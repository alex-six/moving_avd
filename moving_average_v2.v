==> flow/design.v <==
`timescale 1ns / 1ps
module moving_average_v2 #(
    parameter DATA_WIDTH = 16
) (
    input wire clk,           
    input wire rst_n,         
    input wire enable,        
    input wire data_refresh,  
    input wire output_refresh_mode,  
    input wire signed [DATA_WIDTH-1:0] din,    
    input wire [2:0] mode,    
    output reg signed [DATA_WIDTH-1:0] dout,   
    output reg output_pulse   
);
localparam SUM_WIDTH = DATA_WIDTH + 4;  
reg signed [SUM_WIDTH-1:0] sum;     
reg signed [DATA_WIDTH-1:0] init_din;  
reg [3:0] cnt;            
reg [DATA_WIDTH-1:0] history [0:15];  
reg init_flag;            
reg [DATA_WIDTH-1:0] prev_din;      
reg [DATA_WIDTH-1:0] prev_prev_din;  
always @(posedge clk or negedge rst_n) begin
    if (!rst_n) begin
        sum <= 20'b0;
        cnt <= 4'b0;
        for (integer i=0; i<16; i=i+1) begin
            history[i] <= 16'b0;
        end
        init_flag <= 1'b0;
        dout <= 16'b0;
        output_pulse <= 1'b0;
        prev_din <= 16'b0;
        prev_prev_din <= 16'b0;
    end else if (enable) begin
        if (data_refresh) begin
            prev_prev_din <= prev_din;
            prev_din <= din;
            for (integer i=15; i>0; i=i-1) begin
                history[i] <= history[i-1];
            end
            history[0] <= din;
            if (!init_flag) begin
                if (cnt == 0) begin
                    init_din <= din;
                    sum <= $signed({{4{din[DATA_WIDTH-1]}}, din});   
                end else if (cnt <= 15) begin
                    sum <= sum - $signed(init_din) + $signed(din);   
                end
                if (cnt == 15) begin
                    init_flag <= 1'b1;
                end
                cnt <= cnt + 1;
            end else begin
                sum <= sum + $signed(din) - $signed(history[15]);   
                cnt <= cnt + 1;
            end
        end
        output_pulse <= 1'b0;
        if (enable && data_refresh) begin
            if (output_refresh_mode) begin
                output_pulse <= 1'b1;
            end else begin
                case (mode)
                    3'b000: output_pulse <= 1'b1;
                    3'b001: output_pulse <= (cnt[0] == 1'b1);
                    3'b010: output_pulse <= (cnt[1:0] == 2'b10);
                    3'b011: output_pulse <= (cnt[1:0] == 2'b11);
                    3'b100: output_pulse <= (cnt == 4'b0111);
                    3'b101: output_pulse <= (cnt == 4'b1111);
                    default: output_pulse <= 1'b1;
                endcase
            end
        end
        if (enable) begin
            case (mode)
                3'b000: dout <= din;
                3'b001: dout <= ($signed(prev_din) + $signed(din)) >>> 1;
                3'b010: dout <= ($signed(prev_prev_din) + $signed(prev_din) + $signed({din,1'b0})) >>> 2;
                3'b011: dout <= ($signed(prev_prev_din) + $signed(prev_din) + $signed(din) + $signed(sum[SUM_WIDTH-1:3])) >>> 2;
                3'b100: dout <= sum[SUM_WIDTH-1:4];
                3'b101: dout <= sum[SUM_WIDTH-1:4];
                default: dout <= din;
            endcase
        end
    end
end
endmodule
## Tool chain data of moving_average_v2

Tool output for the design above, in the order of the flow.
Line numbers count from 1 in the design file above.
Operators carry their Yosys type and port widths (W data, S select, Z words).
Library cell names are shortened.
Not given: n/a

- Top: moving_average_v2
- Clock: clk
- Library: sky130hd
- Corner: tt_025C_1v80

## Elaborated design

Yosys after proc, flatten, opt, wreduce and memory -nomap, before mapping. Print and check cells are not counted. Equal cells are merged and count once.

- Flip-flop bits (word level): 314
- Word-level cells: 59

- Add/sub/neg operators: 10
- Equality and inequality tests: 9
- Multiplexer cells: 9
- Bitwise operators: 1
- Reduce/logical cells: 7
- Magnitude comparators: 1

Operators with widths:

| cell | number |
|---|---|
| $pmux W16 S4 | 1 |
| $mux W20 | 3 |
| $add A20 B16 Y20 | 2 |
| $sub A20 B16 Y20 | 2 |
| $add A17 B17 Y17 | 2 |
| $add A16 B16 Y17 | 1 |
| $add A17 B16 Y17 | 1 |
| $add A16 B16 Y16 | 1 |
| $eq A3 B2 Y1 const B | 2 |
| $eq A3 B3 Y1 const B | 2 |
| $reduce_and A5 Y1 | 1 |
| $pmux W1 S5 | 1 |
| $eq A2 B2 Y1 const B | 2 |
| $add A4 B1 Y4 const B | 1 |
| $eq A4 B3 Y1 const B | 1 |
| $le A4 B4 Y1 const B | 1 |
| $eq A4 B4 Y1 const B | 1 |
| $logic_not A4 Y1 | 1 |
| $mux W1 | 4 |
| $eq A3 B1 Y1 const B | 1 |
| $reduce_and A3 Y1 | 1 |
| $reduce_bool A3 Y1 | 1 |
| $reduce_and A2 Y1 | 1 |
| $reduce_or A2 Y1 | 1 |
| $logic_and A1 B1 Y1 | 1 |
| $not A1 Y1 | 1 |

## Longest topological paths

Longest topological path by Yosys (ltp), each cell counted once; first at word level (registers and memories cut), then after technology mapping (sequential cells cut; the memories' decode and read muxes count).

- Depth after elaboration: 5
- ABC_AREA: 0
- Mapped depth: 21

## Mapped cells and area

Source: synth_stat.txt of the flow (Yosys; design flattened, memories mapped). It holds for the ABC_AREA given above (unset counts as 0); a run with the other value may have another netlist.
Totals and module areas in this step are rounded.

Cells by type:

| cell | number |
|---|---|
| dfrtp_1 | 298 |
| nand2_1 | 793 |
| ha_1 | 103 |
| fa_1 | 57 |
| xnor2_1 | 65 |
| inv_1 | 148 |
| a21oi_1 | 107 |
| edfxtp_1 | 16 |
| o21ai_0 | 87 |
| nor2_1 | 86 |
| clkbuf_1 | 83 |
| xor2_1 | 25 |
| a21o_1 | 26 |
| a211oi_1 | 25 |
| a31oi_1 | 16 |
| o211ai_1 | 13 |
| o21bai_1 | 13 |
| nor3_1 | 19 |

Not listed: further types 56, cells in them 156.

- Flip-flop cells: 314
- Mapped area: 18,300 sq um
- Cells in the netlist: 2,136

## Path before layout

Source: OpenSTA report_checks on the synthesized netlist (no wires, ideal clock, input and output delay 20% of the period each), path of least setup slack; recovery checks are left aside. Register names are those of the netlist, which keeps one name where synthesis merged equal registers.

- Path kind: in2reg
- Start: in din[1]
- End: reg dout[11]
- Period: 8.95 ns
- Launch time at the first pin: 1.790 ns
- Path delay: 2.854 ns
- Setup slack: 4.306 ns
- Path buffers: 0
- Stages on the path: 13
- Data required time: 8.821 ns
- Input delay: 1.790 ns
- Arrival: 4.515 ns
- Synthesis period reached: 4.644 ns

"path delay" = arrival - input delay + setup time.
"stages on the path": output pins that drive a net of the path, with the launching flip-flop's if there is one; two outputs of one cell count as two.
"synthesis period reached" = period - worst setup slack (recovery checks aside). The figure is calculated, with input and output delays left at 20% of the set period.
Between the ends stands the longest chain of elaborated cells between them, by number of cells; it is not shown to be the way that was timed. Of several equally long chains one is given.
A line is the first line of the expression or statement that the cell stems from. Yosys adds cells for indexed reads and writes and turns some case tables into memories.
A register here has more assigning lines than the two given.

- Cell sequence: inv_1 > fa_1 > nor2_1 > fa_1 > a211oi_1 > o211ai_1 > a311oi_1 > o21bai_1 > a21oi_1 > xor2_1 > o21ai_0 > o21ai_0 > o21ai_0
- Cells in the longest elaborated chain: 3

RTL lines, path post-synthesis:

| item | RTL line | text |
|---|---|---|
| start: declaration | 10 | `input wire signed [DATA_WIDTH-1:0] din,` |
| $add A17 B16 Y17 | 80 | `3'b011: dout <= ($signed(prev_prev_din) + $signed(prev_din) + $signed(din) + $signed(sum[SUM_WIDTH-1:3])) >>> ...` |
| $add A17 B17 Y17 | 80 |  |
| $pmux W16 S4 | 76 | `case (mode)` |
| end: assignment | 77 | `3'b000: dout <= din;` |
| end: assignment | 78 | `3'b001: dout <= ($signed(prev_din) + $signed(din)) >>> 1;` |
| end: declaration | 12 | `output reg signed [DATA_WIDTH-1:0] dout,` |

## Timing after layout

From the final timing report of flow run A: the path of least setup slack in the routed layout; clock arrival at registers is part of the times.

- Path kind: reg2reg
- Start: reg (no name shown)
- End: reg dout[14]
- Launch time at the first pin: 0.54 ns
- Period: 4.3 ns
- Arrival: 4.71 ns
- Setup slack: 0.08 ns
- Stages on the path: 19
- Path buffers: 1
- Data required time: 4.79 ns

Between the ends stands the longest chain of elaborated cells between them, by number of cells; it is not shown to be the way that was timed. Of several equally long chains one is given.
A register here has more assigning lines than the two given.

- Cell sequence: dfrtp_1 > ha_1 > a21o_1 > a21oi_2 > o211ai_1 > a31oi_1 > buf_4 > o21ai_2 > o41a_1 > xor2_2 > fa_1 > ha_4 > a21o_1 > a21o_4 > a211oi_2 > a21oi_2 > xnor3_1 > o211ai_1 > o22a_1
- Cells in the longest elaborated chain: 4

RTL lines, path post-layout:

| item | RTL line | text |
|---|---|---|
| $add A16 B16 Y17 | 80 | `3'b011: dout <= ($signed(prev_prev_din) + $signed(prev_din) + $signed(din) + $signed(sum[SUM_WIDTH-1:3])) >>> ...` |
| $add A17 B16 Y17 | 80 |  |
| $add A17 B17 Y17 | 80 |  |
| $pmux W16 S4 | 76 | `case (mode)` |
| end: assignment | 77 | `3'b000: dout <= din;` |
| end: assignment | 78 | `3'b001: dout <= ($signed(prev_din) + $signed(din)) >>> 1;` |
| end: declaration | 12 | `output reg signed [DATA_WIDTH-1:0] dout,` |

Top module moving_average_v2; platform sky130hd; tools Yosys and OpenROAD; 2 stored runs in no particular order. Input and output delays are each 20% of the period that was set; the output load is 0.01 pF.
"clock period reached" is the run's clock period less its worst setup slack. It is reckoned from that one timing run; input and output delays stay at 20% of the period that was set.
"critical setup path time": the worst setup path's part of the clock period (all of it between registers, 20% less for each end at a port) less its slack. A launch clock that arrives late makes it longer, a capture clock that arrives late makes it shorter.
"power consumption": no workload was simulated; the value follows from the tool's default switching activity.
The measured numbers are rounded.

### Flow run A

Settings: `period_ns=4.3`, `CORE_UTILIZATION=49`, `CAP_MARGIN=20`, `CORE_MARGIN=2`, `SLEW_MARGIN=20`

- Die footprint: 38,900 sq um
- Summed negative setup slack: 0.000 ns
- Clock period reached: 4.218 ns
- Power consumption: 0.0159 W
- Chip area in the Yosys report: 18,300 sq um
- Critical setup path time: 4.22 ns
- Class of the worst setup path: reg2reg
- Worst slack on setup checks: 0.082 ns
- Standard-cell area after layout: 21,900 sq um
- Utilization of the finished layout: 59.6%

### Flow run B

Settings: `period_ns=6.74`, `CORE_UTILIZATION=59`, `PLACE_DENSITY_LB_ADDON=0.21`, `CELL_PAD_IN_SITES_GLOBAL_PLACEMENT=1`, `TNS_END_PERCENT=100`, `GPL_TIMING_DRIVEN=0`, `GPL_ROUTABILITY_DRIVEN=0`, `CTS_CLUSTER_SIZE=19`, `MAX_ROUTING_LAYER=met4`, `CAP_MARGIN=20`, `CORE_MARGIN=2`, `SLEW_MARGIN=20`

- Die footprint: 32,400 sq um
- Summed negative setup slack: 0.000 ns
- Clock period reached: 5.509 ns
- Power consumption: 0.00915 W
- Chip area in the Yosys report: 18,300 sq um
- Critical setup path time: 4.16 ns
- Class of the worst setup path: in2reg
- Worst slack on setup checks: 1.23 ns
- Standard-cell area after layout: 20,400 sq um
- Utilization of the finished layout: 66.8%
